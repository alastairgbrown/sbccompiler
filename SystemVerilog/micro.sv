==> flow/design.v <==
module micro3 # (
            parameter            WIDTHIA = 9,
            parameter            WIDTHID = 18,
            parameter            WIDTHDA = 10,
            parameter            WIDTHDD = 32,
            parameter            ISA = 6,
            parameter            OP_MASK = 32'hffffffff,
            parameter            RESET_ADDR = 'h24,
            parameter            IRQ_ADDR = 'h20,
            parameter            STACK_ADDR = 'h1e0,
            parameter            MULT_SIZE = 18,
            parameter            ROTATE_BITS = $clog2(WIDTHDD)
)
(
   input    logic                clock,
   input    logic                clock_sreset,
   output   logic [WIDTHIA-1:0]  iaddress,
   input    logic [WIDTHID-1:0]  ireaddata,
   output   logic                iread,
   input    logic                iwaitrequest,
   output   logic [WIDTHDA-1:0]  daddress,
   output   logic [WIDTHDD-1:0]  dwritedata,
   input    logic [WIDTHDD-1:0]  dreaddata,
   output   logic                dread,
   output   logic                dwrite,
   input    logic                dwaitrequest,
   input    logic [WIDTHDD-1:0]  irq
);
            localparam           WIDTHR = ROTATE_BITS;
            localparam           OP = (WIDTHID / ISA);
            localparam           WIDTHI = (OP * ISA);
            localparam           WIDTHS = $clog2(OP);
            localparam           WIDTHP = (WIDTHIA + WIDTHS);
            localparam           WIDTHM = MULT_SIZE * 2;
            localparam           WIDTHL = ((WIDTHDD + WIDTHDA) > (WIDTHID + WIDTHIA)) ? (WIDTHDD + WIDTHDA) : (WIDTHID + WIDTHIA);
            localparam           ZERO = {WIDTHL{1'b0}};
            localparam           ONE = {ZERO, 1'b1};
            localparam           DONTCARE = {WIDTHL{1'bx}};
   enum     logic [2:0]          {FETCH, EXECUTE, STACK1} state;
   typedef  logic [ISA-1:0]      itype;
            itype [OP-1:0]       ir;
            itype                instr;
            logic [WIDTHDD-1:0]  rt, rn, alu_result; 
            logic [WIDTHIA-1:0]  pc, next_pc;
            logic [WIDTHDA-1:0]  sp, next_sp, prev_sp;
            logic [WIDTHS-1:0]   slot, next_slot;
            logic [WIDTHDD+1:0]  alu_adder;
            logic [WIDTHDD*2-1:0] alu_mult;
            logic [WIDTHDD:0]    alu[9:0];
            logic [31:0]         opcode;
            logic [1:0]          opbits;
            logic [3:0]          alu_select;
            logic [1:0]          sf;
            logic                cf, ef, pf, ff, irqf, popflag;
            logic                alu_cout, alu_imm, alu_mem, irq_event;
            logic                rt_zero, last_slot, imm_op, alu_done, sp_inc, sp_dec;
            logic                dread_complete, dwrite_complete, dmem_complete, iread_complete;
            logic                EXT, JSR, JNZ, SWP, POP, PSH, STW, LDW;
            logic                NOP, SUB, ADC, ADD, ZEQ, GEQ, ASR, OVR;
            logic                ROR, ROL, MLT, XOR, IOR, AND;
            logic                PFX, NUL;
   always_comb begin
      iaddress = pc;
      dwritedata = rn;
      dread_complete = dread & ~dwaitrequest;
      dwrite_complete = dwrite & ~dwaitrequest;
      iread_complete = iread & ~iwaitrequest;
      dmem_complete = (dread_complete | dwrite_complete);
      irq_event = |irq & ~irqf & ~ff & ~pf & ~|sf & ((ISA == 5) ? ~ef : 1'b1);
      instr = ir[slot];
      opbits = (ISA == 6) ? instr[4:3] : {ef, instr[3]};
      PFX = (ISA == 6) ? ~instr[ISA-1] : (~instr[ISA-1] & ~ef);
      opcode = ({31'h0, instr[ISA-1]} << {opbits, instr[2:0]}) & OP_MASK[31:0];
      {EXT, JSR, JNZ, SWP, POP, PSH, STW, LDW} = opcode[7:0];
      {NOP, SUB, ADC, ADD, ZEQ, GEQ, ASR, OVR} = opcode[15:8];
      {NUL, NUL, ROR, ROL, MLT, XOR, IOR, AND} = opcode[23:16];
      {NUL, NUL, NUL, NUL, NUL, NUL, NUL, NUL} = opcode[31:24];
      alu_imm = ASR | ZEQ | MLT | GEQ;
      alu_mem = XOR | IOR | AND | SUB | ADC | ADD;
      imm_op = NUL | NOP | (PFX  ) | JSR | SWP | ROR | ROL | alu_imm | (EXT & (ISA == 5));
      rt_zero = ~|rt;
      alu_adder = {1'b0, rn, 1'b1} + {1'b0, (rt ^ {WIDTHDD{SUB}}), ((cf & ADC) | SUB)};
      alu_mult = rn[MULT_SIZE-1:0] * rt[MULT_SIZE-1:0];
      alu[0] = {alu_adder[WIDTHDD+1]^SUB, alu_adder[WIDTHDD:1]};  
      alu[1] = {cf, {WIDTHDD{~rt[WIDTHDD-1]}}};    
      alu[2] = {cf, rn & rt};
      alu[3] = {cf, rn | rt};
      alu[4] = {cf, rn ^ rt};
      alu[5] = {cf, {WIDTHDD{rt_zero}}};
      alu[6] = {rt[0], rt[WIDTHDD-1], rt[WIDTHDD-1:1]};
      alu[7] = alu_mult[WIDTHDD*2-1:WIDTHDD];
      alu[8] = rt <<< rn[WIDTHR-1:0];
      alu[9] = rt >>> rn[WIDTHR-1:0];
      alu_select = GEQ ? 4'h1 : AND ? 4'h2 : IOR ? 4'h3 : XOR ? 4'h4 :
         ZEQ ? 4'h5 : ASR ? 4'h6 : MLT ? 4'h7 : ROL ? 4'h8 : ROR ? 4'h9 : 4'h0;
      {alu_cout, alu_result} = alu[alu_select];
      last_slot = (slot >= (OP - 1));
      next_pc = pc + last_slot;
      next_slot = last_slot ? ZERO[WIDTHS-1:0] : (slot + ONE[WIDTHS-1:0]);
      next_sp = sp + ONE[WIDTHDA-1:0];
      prev_sp = sp - ONE[WIDTHDA-1:0];
   end
   always_ff @ (posedge clock) begin
      if (clock_sreset) begin
         iread <= 1'b0;
         daddress <= DONTCARE[WIDTHDA-1:0];
         dwrite <= 1'b0;
         dread <= 1'b0;
         pc <= RESET_ADDR[WIDTHIA-1:0];
         sp <= STACK_ADDR[WIDTHDA-1:0];
         rt <= DONTCARE[WIDTHDD-1:0];
         rn <= DONTCARE[WIDTHDD-1:0];
         ir <= DONTCARE[OP*ISA-1:0];
         cf <= DONTCARE[0];
         ef <= 1'b0;
         pf <= 1'b0;
         ff <= 1'b0;
         popflag <= 1'b0;
         sf <= 2'b00;
         irqf <= 1'b0;
         slot <= ZERO[WIDTHS-1:0];
         state <= FETCH;
      end
      else begin
         case (state)
            FETCH : begin
               daddress <= next_sp;
               ir <= ireaddata[WIDTHI-1:0];
               if (irq_event) begin
                  dwrite <= ~dwrite_complete;
                  if (dwrite_complete) begin
                     {pc, slot} <= {IRQ_ADDR[WIDTHIA-1:0], ZERO[WIDTHS-1:0]};
                     rt <= {pc, slot};
                     rn <= rt;
                     irqf <= 1'b1;
                  end
               end
               else begin
                  iread <= ~iread_complete;
                  ff <= 1'b1;
                  if (iread_complete) begin
                     state <= EXECUTE;
                  end
               end
            end
            EXECUTE : begin
               popflag <= 1'b0;
               ff <= 1'b0;
               daddress <= (LDW | STW) ? rt[WIDTHDA-1:0] : (JNZ | POP | alu_mem) ? sp : next_sp;
               dread <= (LDW | JNZ | POP | alu_mem) & ~dread_complete;
               dwrite <= (STW | PSH | OVR) & ~dwrite_complete;
               pf <= PFX;
               if (PFX) rt <= pf ? {rt[WIDTHDD-ISA:0], instr[ISA-2:0]} : {{WIDTHDD-ISA+1{instr[ISA-2]}}, instr[ISA-2:0]};
               if (MLT) rn <= alu_mult[WIDTHDD-1:0];
               if (imm_op | dmem_complete) begin
                  sf <= SWP ? {sf[0], 1'b1} : 2'b00;
                  if (ISA == 5) ef <= EXT;
                  if (PSH | OVR | SWP | (PFX & ~pf)) rn <= rt;
                  if (OVR | POP | SWP | JNZ) rt <= rn;
                  if (PSH | OVR) sp <= next_sp;
                  if (POP | JNZ | alu_mem) {rn, sp} <= {dreaddata, prev_sp};
                  if (JSR) rt <= {next_pc, next_slot};
                  if (alu_imm | alu_mem) {rt, cf} <= {alu_result, alu_cout};
                  if (LDW) rt <= dreaddata;
                  if (STW) begin
                     daddress <= sp;
                     dread <= 1'b1;
                     state <= STACK1;
                  end
                  else begin
                     if ((JNZ & ~rt_zero) | JSR)
                        {pc, slot, irqf} <= {rt[WIDTHP-1:0], sf[1] ? 1'b0 : irqf};
                     else
                        {pc, slot} <= {next_pc, next_slot};
                     if ((JNZ & ~rt_zero) | JSR)
                        state <= FETCH;
                     else
                        if (last_slot)
                           state <= FETCH;
                  end
               end
            end
            STACK1 : begin
               if (dread_complete) begin
                  daddress <= prev_sp;
                  sp <= prev_sp;
                  rt <= rn;
                  rn <= dreaddata;
                  if (popflag) begin
                     dread <= 1'b0;
                     {pc, slot} <= {next_pc, next_slot};
                     if (last_slot)
                        state <= FETCH;
                     else
                        state <= EXECUTE;
                  end
                  else
                     popflag <= 1'b1;
               end
            end
         endcase
      end
   end
endmodule
# Reports on micro3
# What the tools print for micro3, step after step.
# Lines are those of the file above, counted from 1.
# Cell names lack the library's common part.
# The mark n/a stands for no value.
# inputs
design,micro3
clk_port,clock
cell_library,sky130hd
corner,tt_025C_1v80

# Word-level counts
# Source: Yosys, flattened and elaborated. Widths are those after wreduce. Registers that Yosys merges into a memory's read port (data or address) are not register bits. Print and check cells do not count. Equal cells are merged and count once.
# bits
word_cells,247
register_bits,126
output_inout_bits,54
in_bits,86
# classes
multipliers,2
n_eq,32
shifts,4
addsub,5
n_reduce_logical,29
logic,62
n_cmp,1
mux,94
# ops
operator,n
18-bit by 18-bit multiplier with 36-bit output,1
32-bit two-way mux,19
33-bit parallel mux with 10-bit select,1
32-bit parallel mux with 3-bit select,2
10-bit two-way mux,9
32-bit bitwise XOR,2
32-bit OR reduction,2
9-bit two-way mux,7
18-bit two-way mux,2
4-bit two-way mux,9
1-bit OR,34
33-bit by 33-bit adder with 34-bit output,1
32-bit by 5-bit <<< shifter with 33-bit output,1
32-bit by 5-bit >>> shifter with 33-bit output,1
32-bit AND,1
32-bit OR,1
2-bit inequality test (second input constant),15
10-bit parallel mux with 3-bit select,1
9-bit parallel mux with 3-bit select,1
1-bit by 5-bit << shifter with 25-bit output,1
3-bit two-way mux,8
7-bit AND reduction,3
10-bit parallel mux with 2-bit select,1
18-bit by 6-bit indexed select with 6-bit output,1
1-bit two-way mux,18
2-bit two-way mux,9
4-bit by 3-bit equality test with 1-bit output (second input constant),4
1-bit AND,12
# Not listed: further kinds 31, cells in them 62.

# Longest topological paths
# Depth = most cells in a row (Yosys ltp): at word level without a register or memory, in the mapped netlist without a sequential cell, where the memories' decode and read muxes count.
# depth
ltp_word,19
abc_area,0
mapped_depth,29

# Mapped cells and area
# Yosys stat after the flow's synthesis: flattened, memories mapped to cells. It holds for the ABC_AREA given above (unset counts as 0); a run with the other value may have another netlist.
# by_type
cell_type,n,type_area_um2
fa_1,257,5.14E+03
edfxtp_1,93,2.79E+03
ha_1,211,2.64E+03
nor2_1,410,1.54E+03
inv_1,383,1.44E+03
nand2_1,362,1.36E+03
mux4_2,54,1.22E+03
a21oi_1,229,1.15E+03
o21ai_0,174,870.835
clkbuf_1,194,728.198
dfxtp_1,33,660.634
xnor2_1,70,613.088
mux2i_1,58,580.557
a211oi_1,61,457.939
nor3_1,61,305.293
a21o_1,37,277.766
a22oi_1,37,277.766
o221ai_1,29,253.994
# Not listed: further types 78, cells in them 684.
# synth_totals
buffers,270
seqArea_mm2,0.0034533
yosys_area_mm2,0.0273525
ffs,126
stdcells,3437

# Path before layout
# Source: OpenSTA report_checks on the synthesized netlist (no wires, ideal clock, input and output delay 20% of the period each), path of least setup slack; recovery checks are left aside. Register names are those of the netlist, which keeps one name where synthesis merged equal registers.
# synth_timing
path_type,register to register
startpoint,register rn[2]
endpoint,register rn[25]
path_buffers,4
period_ns,12.0
arrival_ns,7.053
driving_pins,25
slack_ns,4.693
t_first_pin_ns,0.000
delay_ns,7.307
synth_period_reached_ns,7.307
# "delay_ns" is the arrival time less input delay plus setup time.
# "driving_pins" counts driving pins, that of a launching flip-flop among them; a cell with two outputs on the path counts twice.
# "synth_period_reached_ns" = period - worst setup slack (recovery checks aside). The figure is calculated, with input and output delays left at 20% of the set period.
# Between the ends stands the longest chain of elaborated cells between them, by number of cells; it is not shown to be the way that was timed. Of several equally long chains one is given.
# A line is the first line of the expression or statement that the cell stems from. Yosys adds cells for indexed reads and writes and turns some case tables into memories.
# A register here has more assigning lines than the two given.
# synth_between
cell_sequence,edfxtp_1 > clkinv_1 > clkbuf_1 > buf_1 > clkbuf_1 > buf_1 > nor2_1 > fa_1 > fa_1 > fa_1 > fa_1 > fa_1 > inv_1 > fa_1 > inv_1 > ha_1 > and2_1 > a2111oi_0 > o21ai_0 > a31oi_1 > o31ai_1 > a21oi_1 > xor2_1 > o221ai_1 > a21o_1
elab_chain_len,7
cells_between,7
cone_lines,7
classes_between,mul: 1; mux: 6
# synth_lines
item,line,rtl
"start, declared",43,"logic [WIDTHDD-1:0]  rt, rn, alu_result;"
"start, assigned",112,rn <= DONTCARE[WIDTHDD-1:0];
"start, assigned",134,rn <= rt;
18-bit by 18-bit multiplier with 36-bit output,83,alu_mult = rn[MULT_SIZE-1:0] * rt[MULT_SIZE-1:0];
32-bit two-way mux,154,if (MLT) rn <= alu_mult[WIDTHDD-1:0];
32-bit two-way mux,158,if (PSH | OVR | SWP | (PFX & ~pf)) rn <= rt;
32-bit two-way mux,161,"if (POP | JNZ | alu_mem) {rn, sp} <= {dreaddata, prev_sp};"
32-bit two-way mux,155,if (imm_op | dmem_complete) begin
32-bit parallel mux with 3-bit select,125,case (state)
32-bit two-way mux,104,if (clock_sreset) begin
"end, assigned",112,
"end, assigned",134,
"end, declared",43,

# Worst path after layout
# Path of least setup slack in the final report of run 2 (OpenROAD, finished layout, wires in). Where an end is a register, its clock arrival counts in the times.
# layout_timing
path_type,register to register
startpoint,register rn[10]
endpoint,register rn[21]
slack_ns,-1.20
driving_pins,24
arrival_ns,6.94
path_buffers,3
period_ns,5.51
t_first_pin_ns,0.50
# Between the ends stands the longest chain of elaborated cells between them, by number of cells; it is not shown to be the way that was timed. Of several equally long chains one is given.
# A register here has more assigning lines than the two given.
# layout_between
cell_sequence,edfxtp_1 > buf_6 > nand2_1 > fa_1 > fa_1 > fa_1 > inv_2 > fa_1 > fa_1 > inv_2 > fa_1 > inv_2 > ha_4 > buf_4 > o21ai_0 > nand2b_1 > a311o_2 > buf_4 > a31oi_4 > xnor2_2 > a21oi_2 > o21ai_1 > a222oi_1 > o21ai_1
elab_chain_len,7
cells_between,7
cone_lines,7
classes_between,mul: 1; mux: 6
# layout_lines
item,line,rtl
"start, declared",43,"logic [WIDTHDD-1:0]  rt, rn, alu_result;"
"start, assigned",112,rn <= DONTCARE[WIDTHDD-1:0];
"start, assigned",134,rn <= rt;
18-bit by 18-bit multiplier with 36-bit output,83,alu_mult = rn[MULT_SIZE-1:0] * rt[MULT_SIZE-1:0];
32-bit two-way mux,154,if (MLT) rn <= alu_mult[WIDTHDD-1:0];
32-bit two-way mux,158,if (PSH | OVR | SWP | (PFX & ~pf)) rn <= rt;
32-bit two-way mux,161,"if (POP | JNZ | alu_mem) {rn, sp} <= {dreaddata, prev_sp};"
32-bit two-way mux,155,if (imm_op | dmem_complete) begin
32-bit parallel mux with 3-bit select,125,case (state)
32-bit two-way mux,104,if (clock_sreset) begin
"end, assigned",112,
"end, assigned",134,
"end, declared",43,

# Design micro3 on sky130hd. What follows are 2 stored runs of the flow, each under its own settings; their order means nothing. The constraints put input and output delay at 20% of the set period each and load the outputs with 0.01 pF.
# "achievedPeriod_ns" is the run's clock period less its worst setup slack. It is reckoned from that one timing run; input and output delays stay at 20% of the period that was set.
# By "worst_setup_path_time_ns" is meant the share of the clock period that the worst setup path is allowed (20% is reserved at inputs, 20% at outputs), minus its slack. Clock arrival times at its registers enter into it.
# A setting shown as n/a is not set for that run.
# A result given as n/a is not shown for that run.
run name,period_ns,CORE_UTILIZATION,SETUP_SLACK_MARGIN,PLACE_DENSITY,CELL_PAD_IN_SITES_DETAIL_PLACEMENT,TNS_END_PERCENT,ABC_AREA,CTS_CLUSTER_DIAMETER,CAP_MARGIN,CORE_MARGIN,SLEW_MARGIN,PLACE_DENSITY_LB_ADDON,CELL_PAD_IN_SITES_GLOBAL_PLACEMENT,finalCellArea_mm2,utilization_pct,tns_setup_ns,die_area_mm2,yosys.chip_area_mm2,worst_setup_path_time_ns,worstPathKind,achievedPeriod_ns,fin_ws_ns,fin_hold_ws_ns
run 1,15.5,72,2.74,0.79,1,5,1,116,20,2,20,n/a,n/a,n/a,n/a,n/a,n/a,n/a,n/a,n/a,n/a,n/a,n/a
run 2,5.51,25,n/a,n/a,2,n/a,n/a,n/a,15,6,10,0.22,0,0.0357743,33.2,-24.146,0.117491,0.0273525,6.71,register to register,6.706,-1.196,0.487
# Run 1: no final report: placement broke off with DPL-0033
