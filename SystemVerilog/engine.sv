==> flow/design.v <==
module engine # (
            parameter            WIDTHA = 12,
            parameter            WIDTHD = 32,
            parameter            ISA = 5,
            parameter            RESET_ADDR = 'h24,
            parameter            IRQ_ADDR = 'h20,
            parameter            STACK_ADDR = 'h1e0,
            parameter            MULT_SIZE = 32,
            parameter            BARREL_SHIFT = 0
)
(
   input    logic                clock,
   input    logic                clock_sreset,
   output   logic [WIDTHA-1:0]   address,
   output   logic [WIDTHD-1:0]   writedata,
   input    logic [WIDTHD-1:0]   readdata,
   output   logic                read,
   output   logic                write,
   input    logic                waitrequest,
   input    logic [WIDTHD-1:0]   irq
);
            localparam           OP = (WIDTHD / ISA);
            localparam           WIDTHI = (OP * ISA);
            localparam           WIDTHS = $clog2(OP);
            localparam           WIDTHP = (WIDTHA + WIDTHS);
            localparam           WIDTHB = $clog2(WIDTHD);
            localparam           WIDTHM = (MULT_SIZE * 2);
            localparam           ZERO = 128'h0;
            localparam           ONE = 128'h1;
            localparam           DONTCARE = 128'bx;
   enum     logic [1:0]          {FETCH, EXECUTE, WRITE} state;
   typedef  logic [ISA-1:0]      itype;
            itype [OP-1:0]       ir;
            itype                instr;
            logic [WIDTHD-1:0]   ra, rb, rc, rx, ry, rk, ri, rt;
            logic [WIDTHD-1:0]   ra_offset, rx_offset, ry_offset;
            logic [WIDTHD-1:0]   prev_ra, next_rc, prev_rc, reg_mux[12:0];
            logic [WIDTHA-1:0]   pc, next_pc;
            logic [WIDTHS-1:0]   slot, next_slot;
            logic [WIDTHD-1:0]   alu[9:0], alu_result, div_rem, div_quot;
            logic [WIDTHD+1:0]   adder;
            logic [WIDTHD*2-1:0] mult_result;
            logic [63:0]         opcode;
            logic [2:0]          opbits;
            logic [3:0]          alu_select, ra_sel, rb_sel, rc_sel;
            logic                pf, ef, ff, irqf, irq_event;
            logic                alu_cout, alu_imm, alu_mem;
            logic                ra_zero, last_slot, mem_op, imm_op, alu_op;
            logic                read_complete, write_complete, mem_complete;
            logic                NOP, JSR, JPZ, JMP, DUP, SWP, POP, PSH;
            logic                EXT, ZEQ, IRQ;
            logic                PUY, STY, LDY, AKX, POX, PUX, STX, LDX;
            logic                MBD, MFD, AKA, STA, LDA, AKY, POY;
            logic                DIV, MLT, XOR, IOR, AND, AGB, SUB, ADD;
            logic                F2I, I2F, FPD, FPM, FPA, SHL, SHR;
            logic                PFX, NUL;
            logic                div_go, div_busy, div_valid;
   engine_divide                 # (
                                    .WIDTH(WIDTHD)
                                 )
                                 divide (
                                    .clock(clock),
                                    .numerator(ra),
                                    .denominator(rb),
                                    .go(div_go),
                                    .busy(div_busy),
                                    .result_valid(div_valid),
                                    .quotient(div_quot),
                                    .remainder(div_rem)
                                 );
            logic                mult_go, mult_busy, mult_valid;
   engine_multiply               # (
                                    .WIDTH(WIDTHD)
                                 )
                                 multiply (
                                    .clock(clock),
                                    .dataa(ra),
                                    .datab(rb),
                                    .go(mult_go),
                                    .busy(mult_busy),
                                    .result_valid(mult_valid),
                                    .result(mult_result)
                                 );
   always_comb begin
      ra_offset = ra + rk;
      rx_offset = rx + rk;
      ry_offset = ry + rk;
      writedata = STA ? rb : (MFD | MBD) ? rt : ra;
      read_complete = read & ~waitrequest;
      write_complete = write & ~waitrequest;
      mem_complete = (read_complete | write_complete);
      irq_event = |irq & ~pf & ~ef & ~ff & ~irqf;
      instr = ir[slot];
      opbits = (ISA == 6) ? instr[5:3] : ef ? {1'b1, instr[4:3]} : {2'b01, instr[3]};
      opcode = 64'h1 << {opbits, instr[2:0]};
      {PFX, PFX, PFX, PFX, PFX, PFX, PFX, PFX} = opcode[7:0];
      {PFX, PFX, PFX, PFX, PFX, PFX, PFX, PFX} = opcode[15:8];
      {NOP, JSR, JPZ, JMP, DUP, SWP, POP, PSH} = opcode[23:16];
      {EXT, NUL, NUL, NUL, NUL, NUL, ZEQ, IRQ} = opcode[31:24];
      {PUY, STY, LDY, AKX, POX, PUX, STX, LDX} = opcode[39:32];
      {NUL, MBD, MFD, AKA, STA, LDA, AKY, POY} = opcode[47:40];
      {DIV, MLT, XOR, IOR, AND, AGB, SUB, ADD} = opcode[55:48];
      {NUL, F2I, I2F, FPD, FPM, FPA, SHL, SHR} = opcode[63:56];
      alu_op = ADD | SUB | AGB | AND | IOR | XOR | ZEQ;
      mem_op = (LDA | STA | LDX | STX | LDY | STY | MFD | MBD);
      imm_op = ~mem_op | (DIV & div_valid) | (MLT & mult_valid);
      ra_zero = ~|ra;
      adder = {1'b0, rb, 1'b1} + {1'b0, ra ^ {WIDTHD{SUB | AGB}}, (SUB | AGB)};
      alu[0] = adder[WIDTHD:1];
      alu[1] = {WIDTHD{adder[WIDTHD+1]}};
      alu[2] = rb & ra;
      alu[3] = rb | ra;
      alu[4] = rb ^ ra;
      alu[5] = {WIDTHD{ra_zero}};
      alu[6] = ra << ((BARREL_SHIFT != 0) ? rb[WIDTHB-1:0] : 1'b1);
      alu[7] = ra >> ((BARREL_SHIFT != 0) ? rb[WIDTHB-1:0] : 1'b1);
      alu[8] = mult_result[WIDTHD*2-1:WIDTHD];
      alu[9] = div_rem;
      alu_select = AGB ? 4'h1 : AND ? 4'h2 : IOR ? 4'h3 : XOR ? 4'h4 : ZEQ ? 4'h5 :
         SHL ? 4'h6 : SHR ? 4'h7 : MLT ? 4'h8 : DIV ? 4'h9 : 4'h0;
      alu_result = alu[alu_select];
      last_slot = (slot >= (OP - 1));
      next_pc = pc + last_slot;
      next_slot = last_slot ? ZERO[WIDTHS-1:0] : (slot + ONE[WIDTHS-1:0]);
      next_rc = rc + ONE[WIDTHD-1:0];
      prev_rc = rc - ONE[WIDTHD-1:0];
      prev_ra = ra - ONE[WIDTHD-1:0];
   end
   always_comb begin
      reg_mux[0] = ra;
      reg_mux[1] = rb;
      reg_mux[2] = rc;
      reg_mux[3] = rk;
      reg_mux[4] = {next_pc, next_slot};
      reg_mux[5] = rx;
      reg_mux[6] = ry;
      reg_mux[7] = ri;
      reg_mux[8] = alu_result;
      reg_mux[9] = readdata;
      reg_mux[10] = ra_offset;
      reg_mux[11] = mult_result[WIDTHD-1:0];
      reg_mux[12] = div_quot;
      ra_sel = AKA ? 4'ha : PSH ? 4'h3 : POP|STY|SWP|STX ? 4'h1 : JSR ? 4'h4 : IRQ ? 4'h7 :
         alu_op ? 4'h8 : LDX|LDY|LDA ? 4'h9 : PUX ? 4'h5 : PUY ? 4'h6 : STA ? 4'h2 : 4'h0;
      rb_sel = POP|STY|STX|POX|POY ? 4'h2 : PSH|SWP|DUP|IRQ|LDX|LDY|PUX|PUY ? 4'h0 :
         MLT ? 4'hb : DIV ? 4'hc : 4'h1;
      rc_sel = PSH|DUP|IRQ|LDX|LDY|PUX|PUY ? 4'h1 : 4'h2;
      {div_go, mult_go} = 2'b00;
      if (state == EXECUTE)
         {div_go, mult_go} = {DIV, MLT};
   end
   always_ff @ (posedge clock) begin
      if (clock_sreset) begin
         address <= DONTCARE[WIDTHA-1:0];
         read <= 1'b0;
         write <= 1'b0;
      end
      else
         case (state)
            FETCH : begin
               address <= pc;
               write <= 1'b0;
               if (~irq_event) begin
                  read <= ~read_complete;
               end
            end
            EXECUTE : begin
               address <= (LDX | STX) ? rx_offset[WIDTHA-1:0] :
                  (LDY | STY) ? ry_offset[WIDTHA-1:0] :
                  (LDA | STA) ? ra_offset[WIDTHA-1:0] : rb[WIDTHA-1:0];
               read <= read_complete ? 1'b0 : (LDX | LDY | LDA | MFD | MBD);
               write <= write_complete ? 1'b0 : (STX | STY | STA);
            end
            WRITE : begin
               address <= rc[WIDTHA-1:0];
               write <= ~write_complete;
            end
         endcase
   end
   always_ff @ (posedge clock) begin
      if (clock_sreset) begin
         pc <= RESET_ADDR[WIDTHA-1:0];
         ra <= DONTCARE[WIDTHD-1:0];
         rb <= DONTCARE[WIDTHD-1:0];
         rc <= DONTCARE[WIDTHD-1:0];
         rx <= DONTCARE[WIDTHD-1:0];
         ry <= DONTCARE[WIDTHD-1:0];
         rk <= DONTCARE[WIDTHD-1:0];
         ri <= DONTCARE[WIDTHD-1:0];
         rt <= DONTCARE[WIDTHD-1:0];
         ir <= DONTCARE[OP*ISA-1:0];
         pf <= 1'b0;
         ef <= 1'b0;
         ff <= 1'b0;
         irqf <= 1'b0;
         slot <= ZERO[WIDTHS-1:0];
         state <= FETCH;
      end
      else begin
         case (state)
            FETCH : begin
               ir <= readdata[WIDTHI-1:0];
               if (irq_event) begin
                  irqf <= 1'b1;
                  ri <= {pc, slot};
                  {pc, slot} <= {IRQ_ADDR[WIDTHA-1:0], ZERO[WIDTHS-1:0]};
               end
               else begin
                  ff <= 1'b1;
                  if (read_complete) begin
                     state <= EXECUTE;
                  end
               end
            end
            EXECUTE : begin
               ff <= 1'b0;
               pf <= PFX;
               ef <= EXT;
               rk <= PFX ? (pf ? {rk[WIDTHD-5:0], instr[3:0]} :
                  {{WIDTHD-6{instr[3]}}, instr[3:0]}) : ZERO[WIDTHD-1:0];
               if (NUL | NOP) ;
               if (IRQ) irqf <= 1'b0;
               if (POX) rx <= ra;
               if (AKX) rx <= rx_offset;
               if (AKY) ry <= ry_offset;
               if (MFD | MBD) rt <= readdata;
               if (imm_op | mem_complete) begin
                  ra <= reg_mux[ra_sel];
                  rb <= reg_mux[rb_sel];
                  rc <= reg_mux[rc_sel];
                  if (JSR | JMP | (JPZ & ~ra_zero))
                     state <= FETCH;
                  else begin
                     if (MFD | MBD) begin
                        state <= WRITE;
                     end
                     else begin
                        {pc, slot} <= {next_pc, next_slot};
                        if (last_slot)
                           state <= FETCH;
                     end
                  end
               end
            end
            WRITE : begin
               if (write_complete) begin
                  ra <= prev_ra;
                  rc <= MBD ? prev_rc : next_rc;
                  {pc, slot} <= {next_pc, next_slot};
                  if (last_slot)
                     state <= FETCH;
                  else
                     state <= EXECUTE;
               end
            end
         endcase
      end
   end
endmodule
module engine_divide # (
            parameter            WIDTH = 32
)
(
   input    logic                clock,
   input    logic                clock_sreset,
   input    logic [WIDTH-1:0]    numerator,
   input    logic [WIDTH-1:0]    denominator,
   input    logic                go,
   output   logic                busy,
   output   logic                result_valid,
   output   logic [WIDTH-1:0]    quotient,
   output   logic [WIDTH-1:0]    remainder
);
            localparam           WIDTHD = (WIDTH * 2);
            localparam           WIDTHC = $clog2(WIDTH + 1);
   enum     logic [2:0]          {S1, S2, S3} fsm;
            logic [WIDTH-1:0]    denominator_reg, numerator_reg;
            logic [WIDTHC-1:0]   count;
            wire  [WIDTH-1:0]    remainder_calc = {remainder[WIDTH-2:0], numerator_reg[WIDTH-1]} - denominator_reg;
   always_ff @ (posedge clock) begin
      if (clock_sreset) begin
         numerator_reg <= {WIDTH{1'bx}};
         denominator_reg <= {WIDTH{1'bx}};
         quotient <= {WIDTH{1'bx}};
         remainder <= {WIDTH{1'bx}};
         busy <= 1'bx;
         count <= {WIDTHC{1'bx}};
         result_valid <= 1'b0;
         fsm <= S1;
      end
      else begin
         case (fsm)
            S1 : begin
               numerator_reg <= numerator;
               denominator_reg <= denominator;
               remainder <= {WIDTH{1'b0}};
               count <= WIDTH[WIDTHC-1:0] - {{WIDTHC-1{1'b0}}, 1'b1};
               busy <= go;
               result_valid <= 1'b0;
               if (go)
                  fsm <= S2;
            end
            S2 : begin
               result_valid <= ~|count;
               if (~|count) begin
                  busy <= 1'b0;
                  fsm <= S1;
               end
               count <= count - {{WIDTHC-1{1'b0}}, 1'b1};
               numerator_reg <= {numerator_reg[WIDTH-2:0], 1'b0};
               quotient <= {quotient[WIDTH-2:0], ~remainder_calc[WIDTH-1]};
               if (~remainder_calc[WIDTH-1])
                  remainder <= remainder_calc;
               else
                  remainder <= {remainder[WIDTH-2:0], numerator_reg[WIDTH-1]};
            end            
         endcase
      end
   end
endmodule
module engine_multiply
# (
            parameter            WIDTH = 32
)
(
   input    logic                clock,
   input    logic                clock_sreset,
   input    logic [WIDTH-1:0]    dataa,
   input    logic [WIDTH-1:0]    datab,
   input    logic                go,
   output   logic                busy,
   output   logic                result_valid,
   output   logic [WIDTH*2-1:0]  result
);
            localparam           WIDTHD = (WIDTH * 2);
            localparam           WIDTHC = $clog2(WIDTH);
   enum     logic [1:0]          {S1, S2} fsm;
            logic [WIDTH-1:0]    dataa_reg;
            logic [WIDTHD-1:0]   datab_reg;
            logic [WIDTHC-1:0]   count;
   always_ff @ (posedge clock) begin
      if (clock_sreset) begin
         fsm <= S1;
      end
      else begin
         case (fsm)
            S1 : begin
               result_valid <= 1'b0;
               dataa_reg <= dataa;
               datab_reg <= datab;
               result <= {WIDTHD{1'b0}};
               count <= WIDTH[WIDTHC-1:0] - {{WIDTHC-1{1'b0}}, 1'b1};
               busy <= go;
               if (go)
                  fsm <= S2;
            end
            S2 : begin
               if ((~|count) | (~|dataa_reg)) begin
                  busy <= 1'b0;
                  result_valid <= 1'b1;
                  fsm <= S1;
               end
               count <= count - {{WIDTHC-1{1'b0}}, 1'b1};
               if (dataa_reg[0])
                  result <= result + datab_reg;
               dataa_reg <= dataa_reg >> 1;
               datab_reg <= datab_reg << 1;
            end
         endcase
      end
   end
endmodule
# --- Step by step through the tools: engine ---
# The steps from the RTL of engine to its reports follow in flow order.
# Lines are those of the file above, counted from 1.
# Operators: Yosys type, input widths -> output width; for muxes data width and select width s.
# Cell names lack the library's common part.
setup:
  top_module: "engine"
  clock: "clock"
  cell_library: "sky130hd"
  corner: "tt_025C_1v80"

# --- Word-level counts ---
# Counts by Yosys on the flattened word-level netlist (proc, flatten, opt, wreduce). Print and check cells are left out.
op_classes:
  reduce_and_logical: 48
  multipliers: 1
  n_cmp: 1
  mux: 126
  n_shift: 2
  add_sub_neg: 13
  eq_ne: 68
  logic: 72
ops:
  columns: ["op", "count"]
  rows:
  - ["$pmux 32 s12", 3]
  - ["$mux 32", 36]
  - ["$pmux 32 s10", 1]
  - ["$pmux 32 s2", 5]
  - ["$pmux 64 s2", 2]
  - ["$mux 12", 9]
  - ["$add 32x32->32", 3]
  - ["$reduce_or 32->1", 3]
  - ["$mux 4", 20]
  - ["$pmux 12 s3", 2]
  - ["$sub 32x1->32 const B", 2]
  - ["$xor 32x32->32", 2]
  - ["$add 64x64->64", 1]
  - ["$mux 64", 1]
  - ["$mux 30", 2]
  - ["$shl 1x6->58 const A", 1]
  - ["$or 1x1->1", 49]
  - ["$eq 4x3->1 const B", 12]
  - ["$eq 4x4->1 const B", 12]
  - ["$add 33x33->34", 1]
  - ["$mux 3", 11]
  - ["$add 32x1->32 const B", 1]
  - ["$sub 32x32->32", 1]
  - ["$and 32x32->32", 1]
  - ["$or 32x32->32", 1]
  - ["$shiftx 30x7->5", 1]
  - ["$ne 2x2->1 const B", 12]
  - ["$eq 4x2->1 const B", 6]
# Not listed: further kinds 41, cells in them 130.
bits:
  out_inout_bits: 46
  ff_bits: 627
  inputBits: 67
  wordCells: 363

# --- Logic depth ---
# Longest topological path by Yosys (ltp), each cell counted once; first at word level (registers and memories cut), then after technology mapping (sequential cells cut; the memories' decode and read muxes count).
logic_depth:
  word_depth: 21
  ABC_AREA: 0
  mapped_depth: 24
  ltp_nobuf: 18

# --- Synthesis result ---
# The flow's flattened synthesis, as Yosys stat reports it; memories are mapped. The netlist is that of the ABC_AREA named above (0 if unset); the other value can give another one.
synth_totals:
  ff_cells: 440
  sequential_area_um2: 11621.1
  stdcells: 3581
  mapped_area_um2: 31461.4
  buf_cells: 196
by_type:
  columns: ["type", "count", "type_area_um2"]
  rows:
  - ["edfxtp_1", 281, 8.44E+03]
  - ["ha_1", 257, 3.22E+03]
  - ["dfxtp_1", 159, 3.18E+03]
  - ["a21oi_1", 338, 1.69E+03]
  - ["xnor2_1", 166, 1.45E+03]
  - ["nand2_1", 339, 1272.47]
  - ["o21ai_0", 251, 1.26E+03]
  - ["nor2_1", 232, 870.835]
  - ["a22oi_1", 115, 863.328]
  - ["a21o_1", 109, 818.285]
  - ["clkbuf_1", 175, 656.88]
  - ["a211oi_1", 72, 540.518]
  - ["inv_1", 144, 540.518]
  - ["xor2_1", 59, 516.746]
  - ["nand3_1", 102, 510.49]
  - ["a221oi_1", 55, 481.712]
  - ["nor3_1", 74, 370.355]
  - ["nand4_1", 55, 344.08]
# Not listed: further types 66, cells in them 598.
# By module: a second synthesis without flattening, with its own total; a netlist apart from the flattened one above.
hier_totals:
  cells_unflattened: 4501
  hier_area_um2: 43754.5
# Rows give one instance, submodules left out.
by_module:
  columns: ["mod", "n_inst", "n_cells", "mod_area_um2"]
  rows:
  - ["engine", 1, 2993, 26405.3]
  - ["engine_multiply (WIDTH=32)", 1, 933, 10337.4]
  - ["engine_divide (WIDTH=32)", 1, 575, 7011.7]

# --- Path before layout ---
# Path of least setup slack by OpenSTA after synthesis, without wires, with an ideal clock, recovery checks aside; 20% of the period is set as input and as output delay. Where synthesis merged equal registers, the netlist keeps one of their names.
synth_path:
  kind: "reg-to-reg"
  startpoint: "register slot[1]"
  endpoint: "register ry[0]"
  path_delay_ps: 5443
  n_path_buf: 3
  period_ps: 9970
  path_slack_ps: 4527
  stages: 8
  t_arrival_ps: 4933
  period_less_setup_slack_ps: 5443
# "path_delay_ps" is the arrival time less input delay plus setup time.
# "stages": output pins that drive a net of the path, with the launching flip-flop's if there is one; two outputs of one cell count as two.
# "period_less_setup_slack_ps" = period - worst setup slack (recovery checks aside). The figure is calculated, with input and output delays left at 20% of the set period.
# The rows between start and end are the longest chain of elaborated cells between them; the timing report does not say that the signal goes this way. Where chains are equally long, one stands for them.
# A line is the first line of the expression or statement that the cell stems from. Yosys adds cells for indexed reads and writes and turns some case tables into memories.
# The path ends at the enable pin of a flip-flop; only ways to that pin are counted.
synth_between:
  cell_sequence: "dfxtp_1 > buf_6 > buf_4 > mux2_1 > a22oi_1 > nand3_1 > clkbuf_1 > o41ai_1"
  elab_chain_len: 6
synth_lines:
  columns: ["element", "line", "rtl"]
  rows:
  - ["from (decl)", 39, "logic [WIDTHS-1:0]   slot, next_slot;"]
  - ["from (assign)", 196, "slot <= ZERO[WIDTHS-1:0];"]
  - ["$mul 3x3->6", 93, "instr = ir[slot];"]
  - ["$shiftx 30x7->5", 93, null]
  - ["$mux 3", 94, "opbits = (ISA == 6) ? instr[5:3] : ef ? {1'b1, instr[4:3]} : {2'b01, instr[3]};"]
  - ["$shl 1x6->58", 95, "opcode = 64'h1 << {opbits, instr[2:0]};"]
  - ["$reduce_bool 2->1", null, null]
  - ["$reduce_and 2->1", null, null]
  - ["to (assign)", 187, "ry <= DONTCARE[WIDTHD-1:0];"]
  - ["to (assign)", 225, "if (AKY) ry <= ry_offset;"]
  - ["to (decl)", 35, "logic [WIDTHD-1:0]   ra, rb, rc, rx, ry, rk, ri, rt;"]

# Settings of 2 stored flow runs for module engine (sky130hd), not sorted in any way. The constraints put input and output delay at 20% of the set period each and load the outputs with 0.01 pF.
runs:
  - name: "record 1"
    settings:
      period_ns: 3.51
      CORE_UTILIZATION: 65
      PLACE_DENSITY_LB_ADDON: 0.02
      HOLD_SLACK_MARGIN: 0.05
      GPL_ROUTABILITY_DRIVEN: 0
      CTS_CLUSTER_SIZE: 83
      SLEW_MARGIN: 15
      MAX_ROUTING_LAYER: "met5"
      CAP_MARGIN: 20
      CORE_MARGIN: 2
    outcome: "unfinished; error GRT-0232 in routing"
  - name: "record 2"
    settings:
      period_ns: 4.97
      CORE_UTILIZATION: 16
      SETUP_SLACK_MARGIN: 0.66
      PLACE_DENSITY: 0.91
      CELL_PAD_IN_SITES_GLOBAL_PLACEMENT: 0
      CELL_PAD_IN_SITES_DETAIL_PLACEMENT: 1
      CTS_CLUSTER_SIZE: 87
      MIN_ROUTING_LAYER: "met1"
      CAP_MARGIN: 20
      CORE_MARGIN: 2
      SLEW_MARGIN: 20
    outcome: "unfinished; error GRT-0232 in routing"
